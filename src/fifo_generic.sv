==> flow/design.v <==
`timescale 1ns / 1ps
module fifo_generic #(
    parameter DataWidth = 32, 
    parameter int unsigned FifoDepth = 8  
    ) (
    input logic                    clk,
    input logic                    i_rst,
    input logic                    i_read,
    input logic                    i_write,
    input logic  [DataWidth - 1:0] i_write_data,
    output logic [DataWidth - 1:0] o_read_data,
    output logic                   o_full,
    output logic                   o_empty
    );
    localparam mem_addr_width = $clog2(FifoDepth);
    logic [DataWidth - 1:0] fifo_mem[0: FifoDepth - 1];  
    logic [mem_addr_width:0] write_ptr;
    logic [mem_addr_width:0] read_ptr;
    wire logic [mem_addr_width - 1:0] write_addr;  
    wire logic [mem_addr_width - 1:0] read_addr;  
    assign write_addr = write_ptr[mem_addr_width - 1:0];
    assign read_addr = read_ptr[mem_addr_width - 1:0];
    logic read_en;
    logic write_en;
    wire logic addr_equal;
    wire logic ptr_msb_equal;
    assign read_en = (i_read && !o_empty) ? 1'b1 : 1'b0;
    assign write_en = (i_write && !o_full) ? 1'b1 : 1'b0;
    always_ff @(posedge clk) begin
        if (i_rst == 1'b1) begin 
            read_ptr <= 0;  
        end else if (read_en) begin
            read_ptr <= read_ptr + 1'b1;
        end
    end
    always_ff @(posedge clk) begin
        if (read_en && !o_empty) begin
            o_read_data <= fifo_mem[read_addr];
        end
    end
    always_ff @(posedge clk) begin
        if (i_rst == 1'b1) begin
            write_ptr <= 0;  
        end else if (i_write && !o_full) begin
            write_ptr <= write_ptr + 1;
        end   
    end  
    always_ff @(posedge clk) begin
        if (write_en && !o_full) begin
            fifo_mem[write_addr] <= i_write_data;
        end 
    end 
    assign addr_equal = (write_addr == read_addr) ? 1'b1 : 1'b0;
    assign ptr_msb_equal = (write_ptr[mem_addr_width] == read_ptr[mem_addr_width]) ? 1'b1 : 1'b0;
    assign o_empty = (addr_equal && ptr_msb_equal) ? 1'b1 : 1'b0;  
    assign o_full = (addr_equal && !ptr_msb_equal) ? 1'b1 : 1'b0;  
endmodule
; ---- Step by step through the tools: fifo_generic
; Tool output for the design above, in the order of the flow.
; Line numbers count from 1 in the design file above.
; Operators carry their Yosys type and port widths (W data, S select, Z words).
; Cell names lack the library's common part.
; The mark - stands for no value.
[inputs]
top_module = fifo_generic
clock_port = clk
library = sky130hd
pvt_corner = tt_025C_1v80

; ---- Elaborated design
; Source: Yosys, flattened and elaborated, memories not mapped. Widths are those after wreduce; folded enables and synchronous resets count as part of the registers. Registers that Yosys merges into a memory's read port (data or address) are not register bits. Print and check cells do not count. Equal cells are merged and count once.
; Memory sizes are those after Yosys's memory passes, which may raise the word count (mostly to a power of two), join words into wider ones and drop unused or constant bits.
[word_totals]
clocked_rd_ports_x_width = 32
elab_cells = 25
register_bits = 8
n_memories = 1
in_bits = 36
ram_bits = 256
output_inout_bits = 34
[op_classes]
reduce_logical = 9
n_addsub = 2
equal = 2
muxes = 9
[mem_list]
columns = name, size, word_bits, rd, wr, line_no
row1 = fifo_mem, 8, 32, 1, 1, 16  ; logic [DataWidth - 1:0] fifo_mem[0: FifoDepth - 1];
[op_table]
columns = operator, count
row1 = $mux W32, 1
row2 = $add A4 B1 Y4 const B, 2
row3 = $mux W1, 7
row4 = $logic_and A1 B1 Y1, 6
row5 = $logic_not A1 Y1, 3
row6 = $eq A3 B3 Y1, 1
row7 = $mux W3, 1
row8 = $eq A1 B1 Y1, 1

; ---- Longest topological paths
; Yosys ltp: most cells in a row. Word level: on the elaborated netlist, between registers, memories and ports. Mapped: between sequential cells and ports; inverters and the memories' decode and read muxes count.
[depth]
ltp_word = 10
ABC_AREA = 0
mapped_depth = 5
mapped_depth_nobuf = 4

; ---- Synthesis result
; Yosys stat after the flow's synthesis: flattened, memories mapped to cells. It holds for the ABC_AREA given above (unset counts as 0); a run with the other value may have another netlist.
; Totals and module areas in this step are rounded.
[synth_totals]
buf_cells = 27
synth_area_um2 = 11000
sequential_area_um2 = 8800
ff_cells = 296
cells = 481
[by_type]
columns = cell_type, count, type_area_um2
row1 = edfxtp_1, 288, 8.65E+03
row2 = mux4_2, 64, 1.44E+03
row3 = mux2_4, 20, 300.288
row4 = dfxtp_1, 8, 160.154
row5 = mux2_2, 12, 135.13
row6 = buf_2, 12, 60.058
row7 = mux2_1, 5, 56.304
row8 = buf_8, 3, 45.043
row9 = nor2b_1, 6, 37.536
row10 = xnor2_1, 4, 35.034
row11 = xor2_1, 4, 35.034
row12 = nand2b_1, 5, 31.28
row13 = mux2i_1, 3, 30.029
row14 = nor4b_1, 3, 26.275
row15 = ha_1, 2, 25.024
row16 = buf_6, 2, 22.522
row17 = clkbuf_1, 6, 22.522
row18 = nor2_1, 6, 22.522
; Not listed: further types 18, cells in them 28.

; ---- Path before layout
; Source: OpenSTA report_checks on the synthesized netlist (no wires, ideal clock, input and output delay 20% of the period each), path of least setup slack; recovery checks are left aside. Register names are those of the netlist, which keeps one name where synthesis merged equal registers.
[synth_timing]
kind = input port to flip-flop
startpoint = input port i_write
endpoint = memory fifo_mem[6][0]
setup_ps = 513
t_arrival_ps = 4941
path_delay_ps = 3954
slack_ps = 2046
period_ps = 7500
t_first_pin_ps = 1500
in_delay_ps = 1500
t_required_ps = 6987
stages = 2
path_buffers = 0
synth_period_reached_ps = 5454
; "path_delay_ps" is the arrival time less input delay plus setup time.
; "stages" counts driving pins, that of a launching flip-flop among them; a cell with two outputs on the path counts twice.
; "synth_period_reached_ps" = period - worst setup slack (recovery checks aside). The figure is calculated, with input and output delays left at 20% of the set period.
; Between the ends stands the longest chain of elaborated cells between them, by number of cells; it is not shown to be the way that was timed. Of several equally long chains one is given.
; A line is the first line of the expression or statement that the cell stems from. Yosys adds cells for indexed reads and writes and turns some case tables into memories.
; The path ends at the enable pin of a flip-flop; only ways to that pin are counted.
[synth_via]
cell_sequence = nand2_1 -> nor4b_1
elab_chain_cells = 4
cells_between = 5
classes_between = mux (3); reduce/logical (2)
[synth_lines]
columns = element, line_no
row1 = from (decl), 9  ; input logic                    i_write,
row2 = $logic_and A1 B1 Y1, 28  ; assign write_en = (i_write && !o_full) ? 1'b1 : 1'b0;
row3 = $mux W1, 28
row4 = $logic_and A1 B1 Y1, 49  ; if (write_en && !o_full) begin
row5 = $mux W3, 49
row6 = to (decl), 16  ; logic [DataWidth - 1:0] fifo_mem[0: FifoDepth - 1];

; ---- Timing after layout
; From the final timing report of run A: the path of least setup slack in the routed layout; clock arrival at registers is part of the times.
; The path's times are printed in steps of 10 ps; the period is the one set.
[layout_timing]
kind = flip-flop to output port
startpoint = register write_ptr[0]
endpoint = output port o_full
slack_ps = 190
output_delay_ps = 640
path_buffers = 1
period_ps = 3180
stages = 4
t_arrival_ps = 2350
t_required_ps = 2540
t_first_pin_ps = 570
; Between the ends stands the longest chain of elaborated cells between them, by number of cells; it is not shown to be the way that was timed. Of several equally long chains one is given.
[layout_via]
cell_sequence = dfxtp_2 -> xor2_1 -> nor4_2 -> clkdlybuf4s50_1
elab_chain_cells = 4
cells_between = 4
lines_between = 2
classes_between = eq/ne (1); mux (2); reduce/logical (1)
[layout_lines]
columns = element, line_no
row1 = from (decl), 17  ; logic [mem_addr_width:0] write_ptr;
row2 = from (assign), 43  ; write_ptr <= 0;
row3 = from (assign), 45  ; write_ptr <= write_ptr + 1;
row4 = $eq A3 B3 Y1, 53  ; assign addr_equal = (write_addr == read_addr) ? 1'b1 : 1'b0;
row5 = $mux W1, 53
row6 = $logic_and A1 B1 Y1, 56  ; assign o_full = (addr_equal && !ptr_msb_equal) ? 1'b1 : 1'b0;
row7 = $mux W1, 56
row8 = to (decl), 12  ; output logic                   o_full,

; Top module fifo_generic; platform sky130hd; tools Yosys and OpenROAD; 2 stored runs in no particular order. Input and output delays are each 20% of the period that was set; the output load is 0.01 pF.
; "clock_period_reached_ps" = clock period - worst setup slack. The figure is calculated, with input and output delays left at 20% of the set period.
; "timing.worst_path_ps" = time allowed to the worst setup path (clock period - input delay - output delay, where it has them) - its slack; a late launch clock adds to it, a late capture clock takes from it.
; "fin_power_mw" is the tool's figure for a default switching activity; nothing was simulated.
; "timing.worst_path_ps" is given in steps of 10 ps.
; Results are given in rounded form.

[run A: settings]
period_ns = 3.18
CORE_UTILIZATION = 45
PLACE_DENSITY_LB_ADDON = 0.26
CORE_MARGIN = 7
CELL_PAD_IN_SITES_GLOBAL_PLACEMENT = 3
CELL_PAD_IN_SITES_DETAIL_PLACEMENT = 2
GPL_TIMING_DRIVEN = 1
MIN_ROUTING_LAYER = met2
CAP_MARGIN = 20
SLEW_MARGIN = 20
[run A: results]
synthArea_um2 = 11000
design.die.area_um2 = 30000
finish.utilization_pct = 56
worstSetupSlack_ps = 190
setup_tns_ps = 0
worst_hold_slack_ps = 620
fin_power_mw = 9.4
clock_period_reached_ps = 2989
timing.worst_path_ps = 2350
worst_path_kind = flip-flop to output port

[run B: settings]
period_ns = 5.53
CORE_UTILIZATION = 68
CAP_MARGIN = 20
CORE_MARGIN = 2
SLEW_MARGIN = 20
[run B: results]
synthArea_um2 = 11000
design.die.area_um2 = 18000
finish.utilization_pct = 81
worstSetupSlack_ps = 1300
setup_tns_ps = 0
worst_hold_slack_ps = 600
fin_power_mw = 5.2
clock_period_reached_ps = 4203
timing.worst_path_ps = 3100
worst_path_kind = flip-flop to output port
